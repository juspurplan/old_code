==> flow/design.v <==
module TimeLeft(decrement, add50, add150, add200, add500, reset10, reset205, clock, count);
	input decrement, add50, add150, add200, add500, reset10, reset205, clock;
	output [13:0] count;
	reg [13:0] num;
	initial begin
		num <= 0;
	end
	assign count = num;
	always @(posedge clock) begin:calculate_time
		reg [13:0] temp;  
		temp = num;
		if (reset10) begin
			temp = 10;
		end
		else if (reset205) begin
			temp = 205;
		end
		else if (num == 14'd 0 && decrement && {add50, add150, add200, add500} == 4'b 0000) begin
			temp = 0;
		end
		else begin
			temp = (decrement)?(temp -1):(temp);
			temp = (add50)?(temp +50):(temp);
			temp = (add150)?(temp +150):(temp);
			temp = (add200)?(temp +200):(temp);
			temp = (add500)?(temp +500):(temp);
			temp = (temp > 9999)?(9999):(temp);
		end
		num <= temp;
	end
endmodule
Step by step through the tools: TimeLeft
The steps from the RTL of TimeLeft to its reports follow in flow order.
Line numbers count from 1 in the design file above.
Library cell names are shortened.
{ "design": {"top": "TimeLeft", "clk_port": "clock", "library": "sky130hd", "lib_corner": "tt_025C_1v80"} }

Word-level counts
Yosys after proc, flatten, opt, wreduce and memory -nomap, before mapping. Memory bits, and registers merged into a memory's read port (data or address), are not among the register bits. Print and check cells are not counted. Equal cells are merged and count once.
{ "bits": {"register_bits": 14, "inputBits": 8, "word_cells": 25, "output_inout_bits": 14} }
{ "op_classes": {"muxes": 8, "n_cmp": 1, "n_reduce_logical": 7, "add_sub_neg": 5} }
{ "ops": {"columns": ["op", "count"], "rows": [
  ["14-bit two-way mux", 6],
  ["14-bit by 8-bit adder with 14-bit output (second input constant)", 2],
  ["8-bit two-way mux", 2],
  ["14-bit by 1-bit subtractor with 14-bit output (second input constant)", 1],
  ["14-bit greater-than comparator (second input constant)", 1],
  ["14-bit by 6-bit adder with 14-bit output (second input constant)", 1],
  ["14-bit by 9-bit adder with 14-bit output (second input constant)", 1],
  ["14-bit zero test", 1],
  ["4-bit zero test", 1],
  ["4-bit OR reduction", 1],
  ["3-bit OR reduction", 1],
  ["1-bit logical AND", 2],
  ["2-bit OR reduction", 1]
]} }

Logic depth
Depth = most cells in a row (Yosys ltp): at word level without a register or memory, in the mapped netlist without a sequential cell, where the memories' decode and read muxes count.
{ "depth": {"ltp_word": 14, "ABC_AREA": 0, "depth_mapped": 23, "mapped_depth_nobuf": 21} }

Synthesis result
Yosys stat after the flow's synthesis: flattened, memories mapped to cells. It holds for the ABC_AREA given above (unset counts as 0); a run with the other value may have another netlist.
{ "mapped": {"buf_cells": 21, "mapped_cells": 349, "flip_flops": 14, "yosys_area_mm2": 0.0026463, "seqArea_mm2": 0.0002803} }
{ "types": {"columns": ["type", "count", "area_total_um2"], "rows": [
  ["dfxtp_1", 14, 280.269],
  ["xnor2_1", 30, 262.752],
  ["xor2_1", 15, 131.376],
  ["nor2_1", 28, 105.101],
  ["nor3_1", 21, 105.101],
  ["nand2_1", 19, 71.318],
  ["a21oi_1", 14, 70.067],
  ["mux2i_1", 7, 70.067],
  ["nor3_2", 7, 70.067],
  ["ha_1", 5, 62.56],
  ["o211ai_1", 7, 52.55],
  ["a31oi_1", 8, 50.048],
  ["nor4b_4", 2, 47.546],
  ["or4_1", 6, 45.043],
  ["and2_1", 7, 43.792],
  ["nor4_1", 7, 43.792],
  ["or2_2", 7, 43.792],
  ["clkbuf_1", 11, 41.29]
]} }
Other cell types: 63; their cells: 134.

Path before layout
OpenSTA on the mapped netlist: ideal clock, no wires. The path of least setup slack (recovery checks aside). Input and output delay are each 20% of the period. Register names are those of the netlist, which keeps one name where synthesis merged equal registers.
{ "synth_path": {"path_kind": "in2reg", "from": "input decrement", "to": "register num[6]", "in_delay_ns": 1.038, "arrival_ns": 4.717, "path_buffers": 1, "t_required_ns": 5.073, "stages": 19, "delay_ns": 3.796, "t_first_pin_ns": 1.038, "slack_ns": 0.356, "tclk_ns": 5.19, "synth_period_reached_ns": 4.834} }
"delay_ns" = arrival - input delay + setup time.
"stages" counts driving pins, that of a launching flip-flop among them; a cell with two outputs on the path counts twice.
"synth_period_reached_ns" is the clock period less the worst setup slack; recovery checks do not enter. This is arithmetic on one report: input and output delays are still those of the set period (20% each).
Between the ends stands the longest chain of elaborated cells between them, by number of cells; it is not shown to be the way that was timed. Of several equally long chains one is given.
Each line given opens the expression or statement behind the cell; cells for indexed reads and writes are added by Yosys, which also makes memories of some case tables.
{ "synth_between": {"cell_sequence": "buf_2 and2_1 nor2_1 ha_1 nand2b_1 mux2i_1 nor3_1 a21oi_1 nand2_1 xor2_1 ha_1 mux2i_1 nand2b_1 or2_2 nor3_2 nor4_1 nor3_2 o21a_4 o21ai_1", "elab_chain_cells": 13, "cells_between": 15, "lines_between": 8} }
{ "synth_lines": {"columns": ["element", "line_no", "source"], "rows": [
  ["from (decl)", 2, "input decrement, add50, add150, add200, add500, reset10, reset205, clock;"],
  ["14-bit two-way mux", 22, "temp = (decrement)?(temp -1):(temp);"],
  ["14-bit by 6-bit adder with 14-bit output", 23, "temp = (add50)?(temp +50):(temp);"],
  ["14-bit two-way mux", 23, null],
  ["14-bit by 8-bit adder with 14-bit output", 24, "temp = (add150)?(temp +150):(temp);"],
  ["14-bit two-way mux", 24, null],
  ["14-bit by 8-bit adder with 14-bit output", 25, "temp = (add200)?(temp +200):(temp);"],
  ["14-bit two-way mux", 25, null],
  ["14-bit by 9-bit adder with 14-bit output", 26, "temp = (add500)?(temp +500):(temp);"],
  ["14-bit two-way mux", 26, null],
  ["14-bit greater-than comparator", 27, "temp = (temp > 9999)?(9999):(temp);"],
  ["14-bit two-way mux", 27, null],
  ["8-bit two-way mux", 18, "else if (num == 14'd 0 && decrement && {add50, add150, add200, add500} == 4'b 0000) begin"],
  ["8-bit two-way mux", 15, "else if (reset205) begin"],
  ["to (assign)", 29, "num <= temp;"],
  ["to (decl)", 4, "reg [13:0] num;"]
]} }

Path in the finished layout
Path of least setup slack in the final report of stored run 1 (OpenROAD, finished layout, wires in). Where an end is a register, its clock arrival counts in the times.
{ "layout_path": {"path_kind": "in2reg", "from": "input decrement", "to": "register num[12]", "arrival_ns": 4.80, "t_required_ns": 4.70, "tclk_ns": 4.54, "t_first_pin_ns": 0.91, "path_buffers": 2, "in_delay_ns": 0.91, "slack_ns": -0.10, "stages": 20} }
Between the ends stands the longest chain of elaborated cells between them, by number of cells; it is not shown to be the way that was timed. Of several equally long chains one is given.
{ "layout_between": {"cell_sequence": "buf_2 nand2_1 xnor2_2 ha_4 nand2b_1 mux2i_2 buf_4 nor3_1 a21oi_1 nand2_1 xor2_2 ha_1 mux2i_1 nand2b_1 or2_2 or3_1 nor4_4 nor3_4 o21a_4 nor3_4", "elab_chain_cells": 11, "cells_between": 13, "lines_between": 7} }
{ "layout_lines": {"columns": ["element", "line_no", "source"], "rows": [
  ["from (decl)", 2, "input decrement, add50, add150, add200, add500, reset10, reset205, clock;"],
  ["14-bit two-way mux", 22, "temp = (decrement)?(temp -1):(temp);"],
  ["14-bit by 6-bit adder with 14-bit output", 23, "temp = (add50)?(temp +50):(temp);"],
  ["14-bit two-way mux", 23, null],
  ["14-bit by 8-bit adder with 14-bit output", 24, "temp = (add150)?(temp +150):(temp);"],
  ["14-bit two-way mux", 24, null],
  ["14-bit by 8-bit adder with 14-bit output", 25, "temp = (add200)?(temp +200):(temp);"],
  ["14-bit two-way mux", 25, null],
  ["14-bit by 9-bit adder with 14-bit output", 26, "temp = (add500)?(temp +500):(temp);"],
  ["14-bit two-way mux", 26, null],
  ["14-bit greater-than comparator", 27, "temp = (temp > 9999)?(9999):(temp);"],
  ["4-bit OR reduction", null, null],
  ["to (assign)", 29, "num <= temp;"],
  ["to (decl)", 4, "reg [13:0] num;"]
]} }

--- measured runs ---
2 stored runs of TimeLeft in the flow (synthesis by Yosys, layout by OpenROAD, sky130hd cells), in arbitrary order. Constraints: input delay and output delay 20% of the set period each, output load 0.01 pF.
"design_power_mw": no workload was simulated; the value follows from the tool's default switching activity.
[
  {
    "run": "stored run 1",
    "settings": { "period_ns": 4.54, "CORE_UTILIZATION": 34, "SETUP_SLACK_MARGIN": -0.4, "PLACE_DENSITY": 0.49, "TNS_END_PERCENT": 80, "SLEW_MARGIN": 0, "CAP_MARGIN": 20, "CORE_MARGIN": 2 },
    "results": { "synthArea_mm2": 0.0026463, "dieArea_mm2": 0.0085045, "post_route_util_pct": 50.8, "timing.setup.ws_ns": -0.097, "timing.setup.tns_ns": -0.415, "final_hold_ws_ns": 0.729, "design_power_mw": 2.769 }
  },
  {
    "run": "stored run 2",
    "settings": { "period_ns": 3.64, "CORE_UTILIZATION": 59, "PLACE_DENSITY": 0.9, "CORE_MARGIN": 7, "GPL_TIMING_DRIVEN": 1, "CAP_MARGIN": 30, "SLEW_MARGIN": 20 },
    "outcome": "stopped before the end: clock tree synthesis reported DPL-0038"
  }
]
--- end ---
